==> flow/design.v <==
module rr_arbiter (clk,rstn,request_sig,grant);
input clk,rstn;
input [3:0]request_sig;
output [3:0]grant;
reg  [1:0] rotate_ptr;
reg  [3:0] shift_request;
reg  [3:0] shift_grant;
reg  [3:0] grant_comb;
reg  [3:0] grant;
always @(*) 
begin
    case (rotate_ptr[1:0])
     2'b00: shift_request[3:0] = request_sig[3:0];
	 2'b01: shift_request[3:0] = {request_sig[0],request_sig[3:1]};
	 2'b10: shift_request[3:0] = {request_sig[1:0],request_sig[3:2]};
	 2'b11: shift_request[3:0] = {request_sig[2:0],request_sig[3]};
	endcase
end
always @(*)
begin
   shift_grant[3:0] = 4'b0;
	if (shift_request[0])
	   shift_grant[0] = 1'b1;
	else if (shift_request[1])
	   shift_grant[1] = 1'b1;
    else if (shift_request[2])
	   shift_grant[2] = 1'b1;
	else if (shift_request[3])
	   shift_grant[3] = 1'b1;
end
always @(*)
begin
  case (rotate_ptr[1:0])
     2'b00: grant_comb[3:0] = shift_grant[3:0];
	 2'b01: grant_comb[3:0] = {shift_grant[2:0],shift_grant[3]};
	 2'b10: grant_comb[3:0] = {shift_grant[1:0],shift_grant[3:2]};
	 2'b11: grant_comb[3:0] = {shift_grant[0],shift_grant[3:1]};
	endcase
end
always@ (posedge clk or negedge rstn)
begin
 if(!rstn)
   grant[3:0] <= 4'b0;
 else
   grant[3:0] = grant_comb[3:0] & ~grant[3:0];
end
always @ (posedge clk or negedge rstn)   
begin
 if(!rstn)
   rotate_ptr[1:0] <= 0;
 else
   case (1'b1)
     grant[0]: rotate_ptr[1:0] <= 2'b01;
	 grant[1]: rotate_ptr[1:0] <= 2'b10;
	 grant[2]: rotate_ptr[1:0] <= 2'b11;
	 grant[3]: rotate_ptr[1:0] <= 2'b00;
   endcase
end
endmodule
* From RTL to reports: rr_arbiter
Tool output for the design above, in the order of the flow.
Line numbers count from 1 in the design file above.
Operators carry their Yosys type and port widths (W data, S select, Z words).
Library cell names are shortened.
Not given: --
- Top module :: rr_arbiter
- Clock :: clk
- Library :: sky130hd
- Library corner :: tt_025C_1v80

* Elaborated design
Source: Yosys, flattened and elaborated, memories not mapped. Widths are those after wreduce. Registers that Yosys merges into a memory's read port (data or address) are not register bits. Print and check cells do not count. Equal cells are merged and count once.
- Word-level cells :: 22
- Output and inout port bits :: 4
- Input port bits :: 6
- Flip-flop bits (word level) :: 6
- Equality and inequality tests :: 3
- Muxes and demuxes :: 13
- Reductions and logical operators :: 2
- Bitwise logic cells :: 2
** Operator list (count)
- $pmux W4 S4 :: 2
- $mux W2 :: 5
- $mux W1 :: 5
- $eq A2 B2 Y1 const B :: 2
- $and A4 B4 Y4 :: 1
- $not A4 Y4 :: 1
- $reduce_bool A4 Y1 :: 1
- $mux W3 :: 1
- $eq A2 B1 Y1 const B :: 1
- $logic_not A2 Y1 :: 1

* Logic depth
Depth = most cells in a row (Yosys ltp): at word level without a register or memory, in the mapped netlist without a sequential cell, where the memories' decode and read muxes count.
- Depth after elaboration :: 8
- ABC_AREA :: 0
- Depth in mapped cells :: 6
- Depth with buffers taken out :: 4

* After synthesis
Yosys stat after the flow's synthesis: flattened, memories mapped to cells. It holds for the ABC_AREA given above (unset counts as 0); a run with the other value may have another netlist.
Totals and module areas in this step are rounded.
- Area of sequential cells :: 180 um^2
- Buffer cells :: 6
- Mapped cells :: 66
- Chip area (Yosys) :: 570 um^2
- Flip-flop cells :: 7
** Cells by type
- dfrtp_1 :: count 7, area in all 175.168 um^2
- a222oi_1 :: count 4, area in all 40.038 um^2
- buf_6 :: count 3, area in all 33.782 um^2
- a21oi_1 :: count 6, area in all 30.029 um^2
- nor2_1 :: count 6, area in all 22.522 um^2
- inv_1 :: count 5, area in all 18.768 um^2
- or3_1 :: count 3, area in all 18.768 um^2
- and2b_2 :: count 2, area in all 17.517 um^2
- o221ai_1 :: count 2, area in all 17.517 um^2
- a211oi_1 :: count 2, area in all 15.014 um^2
- o21ai_0 :: count 3, area in all 15.014 um^2
- clkbuf_8 :: count 1, area in all 13.763 um^2
- nor3b_2 :: count 1, area in all 12.512 um^2
- nor3_1 :: count 2, area in all 10.01 um^2
- o311a_1 :: count 1, area in all 10.01 um^2
- a221oi_1 :: count 1, area in all 8.758 um^2
- a31o_2 :: count 1, area in all 8.758 um^2
- a32oi_1 :: count 1, area in all 8.758 um^2
Other cell types: 14; their cells: 15.

* Worst setup path after synthesis
Path of least setup slack by OpenSTA after synthesis, without wires, with an ideal clock, recovery checks aside; 20% of the period is set as input and as output delay. Where synthesis merged equal registers, the netlist keeps one of their names.
- Path type :: input -> register
- Start :: in request_sig[0]
- End :: reg grant[1]
- Stages on the path :: 4
- Period :: 2390 ps
- Path slack :: 706 ps
- Data required time :: 2296 ps
- Library setup time :: 94 ps
- Buffers on the path :: 0
- Time at the first pin :: 478 ps
- Delay of the path :: 1206 ps
- Arrival :: 1590 ps
- External input delay :: 478 ps
- Synthesis period reached :: 1684 ps
"delay of the path" is the arrival time less input delay plus setup time.
"stages on the path": output pins that drive a net of the path, with the launching flip-flop's if there is one; two outputs of one cell count as two.
"synthesis period reached" = period - worst setup slack (recovery checks aside). The figure is calculated, with input and output delays left at 20% of the set period.
The rows between start and end are the longest chain of elaborated cells between them; the timing report does not say that the signal goes this way. Where chains are equally long, one stands for them.
Each line given opens the expression or statement behind the cell; cells for indexed reads and writes are added by Yosys, which also makes memories of some case tables.
- Cell sequence :: a222oi_1 > and3_1 > o221ai_1 > a211oi_1
- Length of the longest elaborated chain :: 7
- Elaborated cells on any way between the ends :: 10
- Source lines of those cells :: 7
- Classes of those cells :: mux (9); logic (1)
** Ends and longest elaborated chain, after synthesis
- from (decl) :: line 3 : input [3:0]request_sig;
- $pmux W4 S4 :: line 12 : case (rotate_ptr[1:0])
- $mux W1 :: line 28 : else if (shift_request[3])
- $mux W1 :: line 26 : else if (shift_request[2])
- $mux W2 :: line 24 : else if (shift_request[1])
- $mux W3 :: line 22 : if (shift_request[0])
- $pmux W4 S4 :: line 33 : case (rotate_ptr[1:0])
- $and A4 B4 Y4 :: line 45 : grant[3:0] = grant_comb[3:0] & ~grant[3:0];
- to (assign) :: line 43 : grant[3:0] <= 4'b0;
- to (assign) :: line 45
- to (decl) :: line 4 : output [3:0]grant;

* Path in the finished layout
From the final timing report of job 1: the path of least setup slack in the routed layout; clock arrival at registers is part of the times.
The path's times are printed in steps of 10 ps; the period is the one set.
- Path type :: input -> register
- Start :: in request_sig[1]
- End :: reg grant[2]
- Path slack :: 390 ps
- Period :: 2320 ps
- Data required time :: 2480 ps
- Time at the first pin :: 460 ps
- External input delay :: 460 ps
- Buffers on the path :: 1
- Arrival :: 2080 ps
- Stages on the path :: 5
- Library setup time :: 100 ps
The rows between start and end are the longest chain of elaborated cells between them; the timing report does not say that the signal goes this way. Where chains are equally long, one stands for them.
- Cell sequence :: clkdlybuf4s50_1 > a222oi_1 > and3_1 > o221ai_1 > a211oi_1
- Length of the longest elaborated chain :: 7
- Elaborated cells on any way between the ends :: 10
- Source lines of those cells :: 7
- Classes of those cells :: mux (9); logic (1)
** Ends and longest elaborated chain, after layout
- from (decl) :: line 3 : input [3:0]request_sig;
- $pmux W4 S4 :: line 12 : case (rotate_ptr[1:0])
- $mux W1 :: line 28 : else if (shift_request[3])
- $mux W1 :: line 26 : else if (shift_request[2])
- $mux W2 :: line 24 : else if (shift_request[1])
- $mux W3 :: line 22 : if (shift_request[0])
- $pmux W4 S4 :: line 33 : case (rotate_ptr[1:0])
- $and A4 B4 Y4 :: line 45 : grant[3:0] = grant_comb[3:0] & ~grant[3:0];
- to (assign) :: line 43 : grant[3:0] <= 4'b0;
- to (assign) :: line 45
- to (decl) :: line 4 : output [3:0]grant;

Stored flow runs of rr_arbiter (2 of them; Yosys, OpenROAD, sky130hd). They differ in their settings and are not a sequence. Constraints: input delay and output delay 20% of the set period each, output load 0.01 pF.
By "period reached" is meant the clock period of the run minus its worst setup slack. This is arithmetic on one report: input and output delays are still those of the set period (20% each).
"critical setup path time" means the part of the period allowed to the worst setup path (the constraints hold back 20% at inputs and 20% at outputs) less its slack; where the path has registers, the arrival times of their clocks count too.
"total power after layout" is the tool's figure for a default switching activity; nothing was simulated.
"critical setup path time" is known to 10 ps.
Measured values are rounded.

** Job 1
- Settings :: period_ns=2.32; CORE_UTILIZATION=25; PLACE_DENSITY_LB_ADDON=0.04; CORE_MARGIN=5; CTS_CLUSTER_SIZE=18; MAX_ROUTING_LAYER=met4; CAP_MARGIN=20; SLEW_MARGIN=20
- Post-synthesis cell area :: 570 um^2
- Die footprint :: 3300 um^2
- Worst setup slack after layout :: 390 ps
- Post-route utilization :: 33%
- Period reached :: 1928 ps
- Total power after layout :: 0.92 mW
- Critical setup path time :: 1460 ps
- Class of the worst setup path :: input -> register

** Job 2
- Settings :: period_ns=1.56; CORE_UTILIZATION=20; SETUP_SLACK_MARGIN=0.35; PLACE_DENSITY=0.46; CORE_ASPECT_RATIO=0.55; TNS_END_PERCENT=70; GPL_ROUTABILITY_DRIVEN=1; CTS_CLUSTER_SIZE=53; CTS_CLUSTER_DIAMETER=223; CAP_MARGIN=15; SLEW_MARGIN=20; MAX_ROUTING_LAYER=met4; CORE_MARGIN=2
- Post-synthesis cell area :: 570 um^2
- Die footprint :: 3300 um^2
- Worst setup slack after layout :: -140 ps
- Post-route utilization :: 33%
- Period reached :: 1704 ps
- Total power after layout :: 1.8 mW
- Critical setup path time :: 1700 ps
- Class of the worst setup path :: register -> register
